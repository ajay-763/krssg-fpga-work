==> flow/design.v <==
`timescale 1ns / 1ps
module Rotary_encoder(clk, pulse, reset, enc, temp_pulse);
	input clk;
	input pulse;
	input reset;
	output reg [6:0]enc = 7'd0;	 
	output reg temp_pulse = 1'b0;	 
	reg [1:0] state = 2'b0;			 
	reg [1:0] next_state = 2'b0;	 
	reg [1:0] data = 2'b0;			 
	reg [32:0]count = 32'd0;		 
	reg [6:0]temp_enc = 7'd0; 		 
	parameter IDLE = 2'b00, Increment_enc = 2'b01, Latch = 2'b10;	 
	parameter prescaler = 60000;	 
	always @(posedge clk)
	begin
		if(count == (prescaler-1'b1)) 
		begin
			count <= count+1;
			temp_pulse <= 0;
		end
		else if(count == prescalar)
		begin
			count <=0;
			temp_pulse <= 0;
		end
		else
		begin
			count <= count+1;
			temp_pulse <= 1; 
		end
	end
	always @(posedge clk)
	 begin 
		 if (reset == 1'b1) state <=   IDLE;
		 else state <=  next_state;
	 end
	always @(temp_pulse)
	begin
		case(state)
			IDLE : if (temp_pulse == 1'b1) next_state = Increment_enc;
					  else next_state = IDLE;
			Increment_enc : if (temp_pulse == 1'b1) next_state = Increment_enc;
									else next_state = Latch;
			Latch : if(temp_pulse == 1) next_state = Increment_enc;
						else next_state = IDLE;
			default : next_state = IDLE;
		 endcase
	end
	always @(posedge clk)
	begin
		data[1] <= data[0];  
		data[0] <= pulse;
		case(state)
			IDLE : temp_enc <= 0;
			Increment_enc : temp_enc <= temp_enc + (data[0]^data[1]);	 
			Latch : if(temp_enc == 0) enc <= 0; else enc <= temp_enc-1;		 
			default : temp_enc <= 0;
		endcase
	end
endmodule
Step by step through the tools: Rotary_encoder
The steps from the RTL of Rotary_encoder to its reports follow in flow order. Line numbers count from 1 in the design file above. Operators carry their Yosys type and port widths (W data, S select, Z words). Cell names lack the library's common part. Not given: -

Top: Rotary_encoder. Clock port: clk. Standard-cell library: sky130hd. Corner: tt_025C_1v80.

Elaborated design
Yosys after proc, flatten, opt, wreduce and memory -nomap, before mapping. Memory bits, and registers merged into a memory's read port (data or address), are not among the register bits. Print and check cells are not counted. Equal cells are merged and count once.

The entry for multiplexer cells reads 7. The figure for equality and inequality tests is 4. The entry for bitwise logic cells reads 1. Under add/sub/neg operators stands 3. Reductions and logical operators: 3.

Operators with widths (number): $mux W33 (2); $add A33 B1 Y33 const B (1); $eq A33 B1 Y1 (1); $eq A33 B16 Y1 const B (1); $pmux W7 S2 (1); $add A7 B1 Y7 (1); $sub A7 B1 Y7 const B (1); $logic_not A7 Y1 (1); $pmux W2 S2 (1); $eq A2 B1 Y1 const B (1); $eq A2 B2 Y1 const B (1); $logic_not A2 Y1 (1); $reduce_or A2 Y1 (1); $mux W2 (1); $mux W1 (2); $xor A1 B1 Y1 (1).

For output and inout bits the number is 8. Under cells after elaboration stands 24. Under register bits after elaboration stands 52.

Longest topological paths
Yosys ltp: most cells in a row. Word level: on the elaborated netlist, between registers, memories and ports. Mapped: between sequential cells and ports; inverters and the memories' decode and read muxes count.

The entry for depth after elaboration reads 3. The figure for ABC_AREA is 0. Under depth in mapped cells stands 7. The entry for depth with buffers taken out reads 7.

Mapped cells and area
Yosys stat after the flow's synthesis: flattened, memories mapped to cells. It holds for the ABC_AREA given above (unset counts as 0); a run with the other value may have another netlist.

Chip area (Yosys): 2284.7 um^2. Under cell count stands 218. For mapped flip-flops the number is 52. Sequential area: 1181.1 um^2. The figure for buffers is 6.

Cell types: dfxtp_1 (number 38, area in all 760.73 um^2); edfxtp_1 (number 14, area in all 420.403 um^2); xnor2_1 (number 20, area in all 175.168 um^2); xor2_1 (number 20, area in all 175.168 um^2); nor2_1 (number 25, area in all 93.84 um^2); nand3_1 (number 12, area in all 60.058 um^2); nor3_1 (number 12, area in all 60.058 um^2); ha_1 (number 4, area in all 50.048 um^2); nor4_1 (number 8, area in all 50.048 um^2); inv_1 (number 12, area in all 45.043 um^2); nand2_1 (number 12, area in all 45.043 um^2); nand4_1 (number 7, area in all 43.792 um^2); nor4_2 (number 3, area in all 37.536 um^2); and4_1 (number 4, area in all 35.034 um^2); and3_1 (number 4, area in all 25.024 um^2); nand4b_4 (number 1, area in all 23.773 um^2); nand4_4 (number 1, area in all 21.27 um^2); nor4_4 (number 1, area in all 21.27 um^2).

Not listed: further types 13, cells in them 20.

Timing after synthesis
OpenSTA on the mapped netlist: ideal clock, no wires. The path of least setup slack (recovery checks aside). Input and output delay are each 20% of the period. Register names are those of the netlist, which keeps one name where synthesis merged equal registers.

Path kind: reg2reg. Start: register data[0]. End: register temp_enc[6]. For path slack the number is 0.682 ns. The figure for data required time is 1.877 ns. Time at the first pin: 0.000 ns. The entry for arrival time reads 1.195 ns. For delay of the path the number is 1.458 ns. Under stages on the path stands 8. For period the number is 2.14 ns. For synthesis period reached the number is 1.458 ns.

"delay of the path" = arrival - input delay + setup time. "stages on the path": output pins that drive a net of the path, with the launching flip-flop's if there is one; two outputs of one cell count as two. "synthesis period reached" = period - worst setup slack (recovery checks aside). The figure is calculated, with input and output delays left at 20% of the set period. Between the ends stands the longest chain of elaborated cells between them, by number of cells; it is not shown to be the way that was timed. Of several equally long chains one is given. A line is the first line of the expression or statement that the cell stems from. Yosys adds cells for indexed reads and writes and turns some case tables into memories. A register here has more assigning lines than the two given.

Path through: dfxtp_1 xor2_1 ha_1 ha_1 nand3_1 nor2_1 xnor2_1 nor2_1. The figure for cells in the longest elaborated chain is 3. The entry for elaborated cells between the ends (all ways) reads 3. Under source lines of those cells stands 2. Classes of those cells: 1 x add/sub; 1 x mux; 1 x logic.

RTL lines, path post-synthesis: start: declaration (RTL line 10) `reg [1:0] data = 2'b0;`; start: assignment (RTL line 53) `data[0] <= pulse;`; $xor A1 B1 Y1 (RTL line 56) `Increment_enc : temp_enc <= temp_enc + (data[0]^data[1]);`; $add A7 B1 Y7 (RTL line 56); $pmux W7 S2 (RTL line 54) `case(state)`; end: assignment (RTL line 55) `IDLE : temp_enc <= 0;`; end: assignment (RTL line 56); end: declaration (RTL line 12) `reg [6:0]temp_enc = 7'd0;`.

Worst path after layout
Path of least setup slack in the final report of flow run A (OpenROAD, finished layout, wires in). Where an end is a register, its clock arrival counts in the times.

Path kind: reg2out. Start: register temp_pulse. End: output port temp_pulse. For path slack the number is 0.25 ns. Under stages on the path stands 2. The entry for output delay reads 0.37 ns. The figure for data required time is 1.46 ns. The entry for arrival time reads 1.21 ns. Time at the first pin: 0.30 ns. For period the number is 1.83 ns.

A register here has more assigning lines than the two given.

Path through: dfxtp_1 clkdlybuf4s50_1. The figure for cells in the longest elaborated chain is 0. The entry for elaborated cells between the ends (all ways) reads 0. Under source lines of those cells stands 0.

RTL lines, path post-layout: start: declaration (RTL line 7) `output reg temp_pulse = 1'b0;`; start: assignment (RTL line 20) `temp_pulse <= 0;`; start: assignment (RTL line 25) `temp_pulse <= 0;`; end: declaration (RTL line 7).

--- measured runs ---
Measured results for Rotary_encoder: 2 stored runs of the Yosys and OpenROAD flow on sky130hd. The settings differ; the order carries no meaning. The constraints put input and output delay at 20% of the set period each and load the outputs with 0.01 pF. By "achieved clock period" is meant the clock period of the run minus its worst setup slack. This is arithmetic on one report: input and output delays are still those of the set period (20% each). "worst path time" means the part of the period allowed to the worst setup path (the constraints hold back 20% at inputs and 20% at outputs) less its slack; where the path has registers, the arrival times of their clocks count too. By "total power after layout" is meant OpenSTA's value without simulated activity: inputs other than the clock are taken to toggle once in ten clock periods, and the tool carries that through the logic.

Flow run A has these settings: period_ns 1.83; CORE_UTILIZATION 43; CAP_MARGIN 20; CORE_MARGIN 2; SLEW_MARGIN 20. The measured post-synthesis cell area is 2284.7 um^2. The die area stands at 5912.1 um^2. The measured standard-cell area after layout is 2554.9 um^2. The utilization is 50.0%. The measured worst setup slack after layout is 0.253 ns. For the setup total negative slack the run shows 0.000 ns. The measured worst hold slack after layout is 0.363 ns. For the total power after layout the run shows 0.002039 W. The achieved clock period is 1.577 ns. The worst path time comes to 1.21 ns. Class of the worst setup path: reg2out.

Flow run B has these settings: period_ns 2.85; CORE_UTILIZATION 15; SETUP_SLACK_MARGIN 0.29; PLACE_DENSITY_LB_ADDON 0.2; CORE_ASPECT_RATIO 0.9; CELL_PAD_IN_SITES_DETAIL_PLACEMENT 2; TNS_END_PERCENT 10; ABC_AREA 1; CTS_CLUSTER_DIAMETER 373; SLEW_MARGIN 15; MAX_ROUTING_LAYER met4; CAP_MARGIN 20; CORE_MARGIN 2. The measured post-synthesis cell area is 2622.5 um^2. The die area stands at 18558.5 um^2. The measured standard-cell area after layout is 3168.0 um^2. The utilization is 18.6%. The measured worst setup slack after layout is 1.063 ns. For the setup total negative slack the run shows 0.000 ns. The measured worst hold slack after layout is 0.366 ns. For the total power after layout the run shows 0.001399 W. The achieved clock period is 1.787 ns. The worst path time comes to 1.22 ns. Class of the worst setup path: reg2out.
--- end ---
